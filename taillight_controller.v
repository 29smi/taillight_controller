==> flow/design.v <==
`timescale 1ns / 1ps
module taillight_controller(
   input wire clk,
   input wire rst_n,
   input wire turn_right,
   input wire turn_left,
   input wire brake,
   output reg [2:0]  right_taillight_control,
   output reg [2:0]  left_taillight_control
);
   reg [3:0]  count_left;     
   reg [3:0]  count_right;
   reg [1:0]  state_left;       
   reg [1:0]  state_right;
   reg [2:0]  right_taillight_control_next;
   reg [2:0]  left_taillight_control_next;
   reg [2:0]  count_next_left;
   reg [2:0]  count_next_right;
   reg [1:0]  state_next_left;
   reg [1:0]  state_next_right;
   always @(posedge clk or negedge rst_n) begin
       if (rst_n == 0) begin
           left_taillight_control  <= 3'b000;
           right_taillight_control <= 3'b000;
           count_left              <= 3'b000;
           count_right             <= 3'b000;
           state_left              <= 2'b00;
           state_right             <= 2'b00;
       end else begin
           left_taillight_control  <= left_taillight_control_next;
           right_taillight_control <= right_taillight_control_next;
           count_left              <= count_next_left;
           count_right             <= count_next_right;
           state_left              <= state_next_left;
           state_right             <= state_next_right;
       end
   end
always @(*)
begin
   left_taillight_control_next   = left_taillight_control;
   right_taillight_control_next  = right_taillight_control;
   count_next_left               = count_left;
   count_next_right              = count_right;
   state_next_left               = state_left;
   state_next_right              = state_right;
   if((!turn_left && turn_right) || (turn_right && brake && !turn_left)) begin
       count_next_left = 3'b000;
       left_taillight_control_next = 3'b000;
       state_next_left = 2'b00;
   end
   if((turn_left && !turn_right) || (turn_left && brake && !turn_right)) begin
       count_next_right = 3'b000;
       right_taillight_control_next = 3'b000;
       state_next_right = 2'b00;
   end
   if (turn_left && !brake && !turn_right)
   begin
       case (state_left)
           2'b00: left_taillight_control_next = 3'b001;
           2'b01: left_taillight_control_next = 3'b011;
           2'b10: left_taillight_control_next = 3'b111;
           default: left_taillight_control_next = 3'b000;
       endcase
       if (count_left == 4) begin
           state_next_left = state_left + 1;
           count_next_left = 0;
       end else begin
           count_next_left = count_left + 1;
       end 
   end
   if (turn_right && !brake && !turn_left)
   begin
       case (state_right)
           2'b00: right_taillight_control_next = 3'b001;
           2'b01: right_taillight_control_next = 3'b011;
           2'b10: right_taillight_control_next = 3'b111;
           default: right_taillight_control_next = 3'b000;
       endcase
       if (count_right == 4) begin
           state_next_right = state_right + 1;
           count_next_right = 0;
       end else begin
           count_next_right = count_right + 1;
       end
   end
   if(brake) begin
       right_taillight_control_next = 3'b111;
       left_taillight_control_next  = 3'b111;
       if(turn_left) begin
           case(state_left)
               2'b00: left_taillight_control_next = 3'b111;
               2'b01: left_taillight_control_next = 3'b110;
               2'b10: left_taillight_control_next = 3'b100;
               default : left_taillight_control_next = 3'b000;
           endcase
           if (count_left == 4) begin
               state_next_left = state_left + 1;
               count_next_left = 0;
           end else begin
               count_next_left = count_left + 1;
           end 
       end
       if(turn_right) begin
           case (state_right)
               2'b00: right_taillight_control_next = 3'b111;
               2'b01: right_taillight_control_next = 3'b110;
               2'b10: right_taillight_control_next = 3'b100;
               default: right_taillight_control_next = 3'b000;
           endcase
           if (count_right == 4) begin
               state_next_right = state_right + 1;
               count_next_right = 0;
           end else begin
               count_next_right = count_right + 1;
           end
       end
   end
   if((turn_left && turn_right && !brake) || (!turn_left && !turn_right && !brake)) begin
       left_taillight_control_next = 3'b000;
       right_taillight_control_next = 3'b000;
       state_next_left = 2'b00;
       count_next_left = 3'b000;
       state_next_right = 2'b00;
       count_next_right = 3'b000;
   end
end
endmodule
# --- Step by step through the tools: taillight_controller ---
# What the tools print for taillight_controller, step after step.
# Line numbers count from 1 in the design file above.
# Operators: Yosys type, input widths -> output width; for muxes data width and select width s.
# Library cell names are shortened.
design:
  top_module: "taillight_controller"
  clk_port: "clk"
  lib: "sky130hd"
  pvt_corner: "tt_025C_1v80"

# --- After elaboration ---
# Yosys after proc, flatten, opt, wreduce and memory -nomap, before mapping. Memory bits, and registers merged into a memory's read port (data or address), are not among the register bits. Print and check cells are not counted. Equal cells are merged and count once.
bits:
  regBits: 16
  elab_cells: 80
classes:
  reduce_logical: 24
  add_sub_neg: 4
  muxes: 40
  equal: 6
ops:
  columns: ["operator", "n"]
  rows:
  - ["$mux 3", 22]
  - ["$pmux 3 s3", 4]
  - ["$mux 2", 14]
  - ["$logic_and 1x1->1", 14]
  - ["$reduce_bool 4->1", 2]
  - ["$add 3x1->3 const B", 2]
  - ["$eq 3x3->1 const B", 2]
  - ["$add 2x1->2 const B", 2]
  - ["$eq 2x1->1 const B", 2]
  - ["$eq 2x2->1 const B", 2]
  - ["$logic_not 2->1", 2]
  - ["$logic_or 1x1->1", 3]
  - ["$logic_not 1->1", 3]

# --- Logic depth ---
# Longest topological path by Yosys (ltp), each cell counted once; first at word level (registers and memories cut), then after technology mapping (sequential cells cut; the memories' decode and read muxes count).
logic_depth:
  word_depth: 10
  abc_area: 0
  ltp_mapped: 5
  mapped_depth_nobuf: 5

# --- Synthesis result ---
# Source: synth_stat.txt of the flow (Yosys; design flattened, memories mapped). It holds for the ABC_AREA given above (unset counts as 0); a run with the other value may have another netlist.
# Totals and module areas in this step are rounded.
synth_totals:
  seq_area_mm2: 0.0004
  synth_area_mm2: 0.000941
  stdcells: 87
  n_buf: 4
  ff_cells: 16
by_type:
  columns: ["cell", "n", "area_total_um2"]
  rows:
  - ["dfrtp_1", 16, 400.384]
  - ["ha_1", 11, 137.632]
  - ["o2bb2ai_1", 7, 61.309]
  - ["inv_1", 11, 41.29]
  - ["mux2i_1", 3, 30.029]
  - ["a21oi_1", 5, 25.024]
  - ["a31oi_1", 4, 25.024]
  - ["o2111ai_1", 2, 17.517]
  - ["xnor2_1", 2, 17.517]
  - ["o41ai_2", 1, 16.266]
  - ["and2b_1", 2, 15.014]
  - ["buf_4", 2, 15.014]
  - ["nand2b_4", 1, 13.763]
  - ["buf_6", 1, 11.261]
  - ["nand2_1", 3, 11.261]
  - ["nor2_4", 1, 11.261]
  - ["a32o_1", 1, 10.01]
  - ["o21ai_0", 2, 10.01]
# Other cell types: 10; their cells: 12.

# --- Worst setup path after synthesis ---
# Source: OpenSTA report_checks on the synthesized netlist (no wires, ideal clock, input and output delay 20% of the period each), path of least setup slack; recovery checks are left aside. Register names are those of the netlist, which keeps one name where synthesis merged equal registers.
synth_path:
  path_kind: "reg2reg"
  from: "register count_right[0]"
  to: "register count_right[1]"
  n_path_buf: 0
  delay_ns: 1.219
  clock_period_ns: 1.54
  driving_pins: 5
  t_first_pin_ns: 0.000
  arrival_time_ns: 1.097
  slack_ns: 0.322
  synth_period_reached_ns: 1.218
# "delay_ns" = arrival - input delay + setup time.
# "driving_pins": output pins that drive a net of the path, with the launching flip-flop's if there is one; two outputs of one cell count as two.
# "synth_period_reached_ns" = period - worst setup slack (recovery checks aside). The figure is calculated, with input and output delays left at 20% of the set period.
# Between the ends stands the longest chain of elaborated cells between them, by number of cells; it is not shown to be the way that was timed. Of several equally long chains one is given.
# Each line given opens the expression or statement behind the cell; cells for indexed reads and writes are added by Yosys, which also makes memories of some case tables.
synth_via:
  cell_sequence: "dfrtp_1 > inv_1 > ha_1 > a22o_1 > a32o_1"
  elab_chain_cells: 6
  cells_between: 7
synth_lines:
  columns: ["element", "line_no", "source"]
  rows:
  - ["start, assigned", 26, "count_right             <= 3'b000;"]
  - ["start, assigned", 33, "count_right             <= count_next_right;"]
  - ["$add 3x1->3", 83, "count_next_right = count_right + 1;"]
  - ["$mux 3", 79, "if (count_right == 4) begin"]
  - ["$mux 3", 71, "if (turn_right && !brake && !turn_left)"]
  - ["$mux 3", 103, "if(turn_right) begin"]
  - ["$mux 3", 86, "if(brake) begin"]
  - ["$mux 3", 118, "if((turn_left && turn_right && !brake) || (!turn_left && !turn_right && !brake)) begin"]
  - ["end, assigned", 26, null]
  - ["end, assigned", 33, null]

# --- Path in the finished layout ---
# Path of least setup slack in the final report of job 1 (OpenROAD, finished layout, wires in). Where an end is a register, its clock arrival counts in the times.
layout_path:
  path_kind: "reg2reg"
  from: "register count_right[1]"
  to: "register count_right[1]"
  arrival_time_ns: 1.46
  t_first_pin_ns: 0.29
  slack_ns: -0.55
  clock_period_ns: 0.721
  n_path_buf: 0
  driving_pins: 5
# Between the ends stands the longest chain of elaborated cells between them, by number of cells; it is not shown to be the way that was timed. Of several equally long chains one is given.
layout_via:
  cell_sequence: "dfrtp_1 > inv_2 > ha_4 > a22o_1 > a32o_2"
  elab_chain_cells: 6
  cells_between: 8
layout_lines:
  columns: ["element", "line_no", "source"]
  rows:
  - ["start, assigned", 26, "count_right             <= 3'b000;"]
  - ["start, assigned", 33, "count_right             <= count_next_right;"]
  - ["$add 3x1->3", 83, "count_next_right = count_right + 1;"]
  - ["$mux 3", 79, "if (count_right == 4) begin"]
  - ["$mux 3", 71, "if (turn_right && !brake && !turn_left)"]
  - ["$mux 3", 103, "if(turn_right) begin"]
  - ["$mux 3", 86, "if(brake) begin"]
  - ["$mux 3", 118, "if((turn_left && turn_right && !brake) || (!turn_left && !turn_right && !brake)) begin"]
  - ["end, assigned", 26, null]
  - ["end, assigned", 33, null]

# Flow measurements of taillight_controller on sky130hd: 2 stored runs with different settings, listed in no order. Input and output delays are each 20% of the period that was set; the output load is 0.01 pF.
# "achieved_period_ns" means the clock period less the worst setup slack. The figure is calculated, with input and output delays left at 20% of the set period.
# "timing.worst_path_ns" is the time allowed to the run's worst setup path (the clock period less input and output delay, where it has them) less its slack. Clock arrival times count: a late capture clock shortens it, a late launch clock lengthens it.
# "design_power_uw" is the tool's figure for a default switching activity; nothing was simulated.
# The results are shown rounded.
runs:
  - name: "job 1"
    settings:
      period_ns: 0.721
      CORE_UTILIZATION: 34
      SETUP_SLACK_MARGIN: 0.19
      PLACE_DENSITY: 0.87
      CELL_PAD_IN_SITES_GLOBAL_PLACEMENT: 0
      CELL_PAD_IN_SITES_DETAIL_PLACEMENT: 2
      ABC_AREA: 0
      GPL_TIMING_DRIVEN: 1
      CTS_CLUSTER_SIZE: 71
      MIN_ROUTING_LAYER: "met1"
      CAP_MARGIN: 20
      CORE_MARGIN: 2
      SLEW_MARGIN: 20
    results:
      achieved_period_ns: 1.267
      ws_setup_ns: -0.546
      fin_tns_ns: -8.31
      synth_chip_area_mm2: 0.000941
      timing.worst_path_ns: 1.27
      worst_path_kind: "reg2reg"
      design.die.area_mm2: 0.0032
      design_power_uw: 2400
      utilization_pct: 58.5
      final_stdcell_area_mm2: 0.00157
  - name: "job 2"
    settings:
      period_ns: 1.08
      CORE_UTILIZATION: 18
      PLACE_DENSITY_LB_ADDON: 0.2
      HOLD_SLACK_MARGIN: 0.02
      CELL_PAD_IN_SITES_GLOBAL_PLACEMENT: 2
      ABC_AREA: 1
      GPL_ROUTABILITY_DRIVEN: 0
      CTS_CLUSTER_SIZE: 76
      CAP_MARGIN: 40
      SLEW_MARGIN: 35
      MAX_ROUTING_LAYER: "met5"
      CORE_MARGIN: 2
    results:
      achieved_period_ns: 1.116
      ws_setup_ns: -0.036
      fin_tns_ns: -0.122
      synth_chip_area_mm2: 0.000975
      timing.worst_path_ns: 1.12
      worst_path_kind: "reg2reg"
      design.die.area_mm2: 0.00602
      design_power_uw: 1710
      utilization_pct: 30.1
      final_stdcell_area_mm2: 0.00156
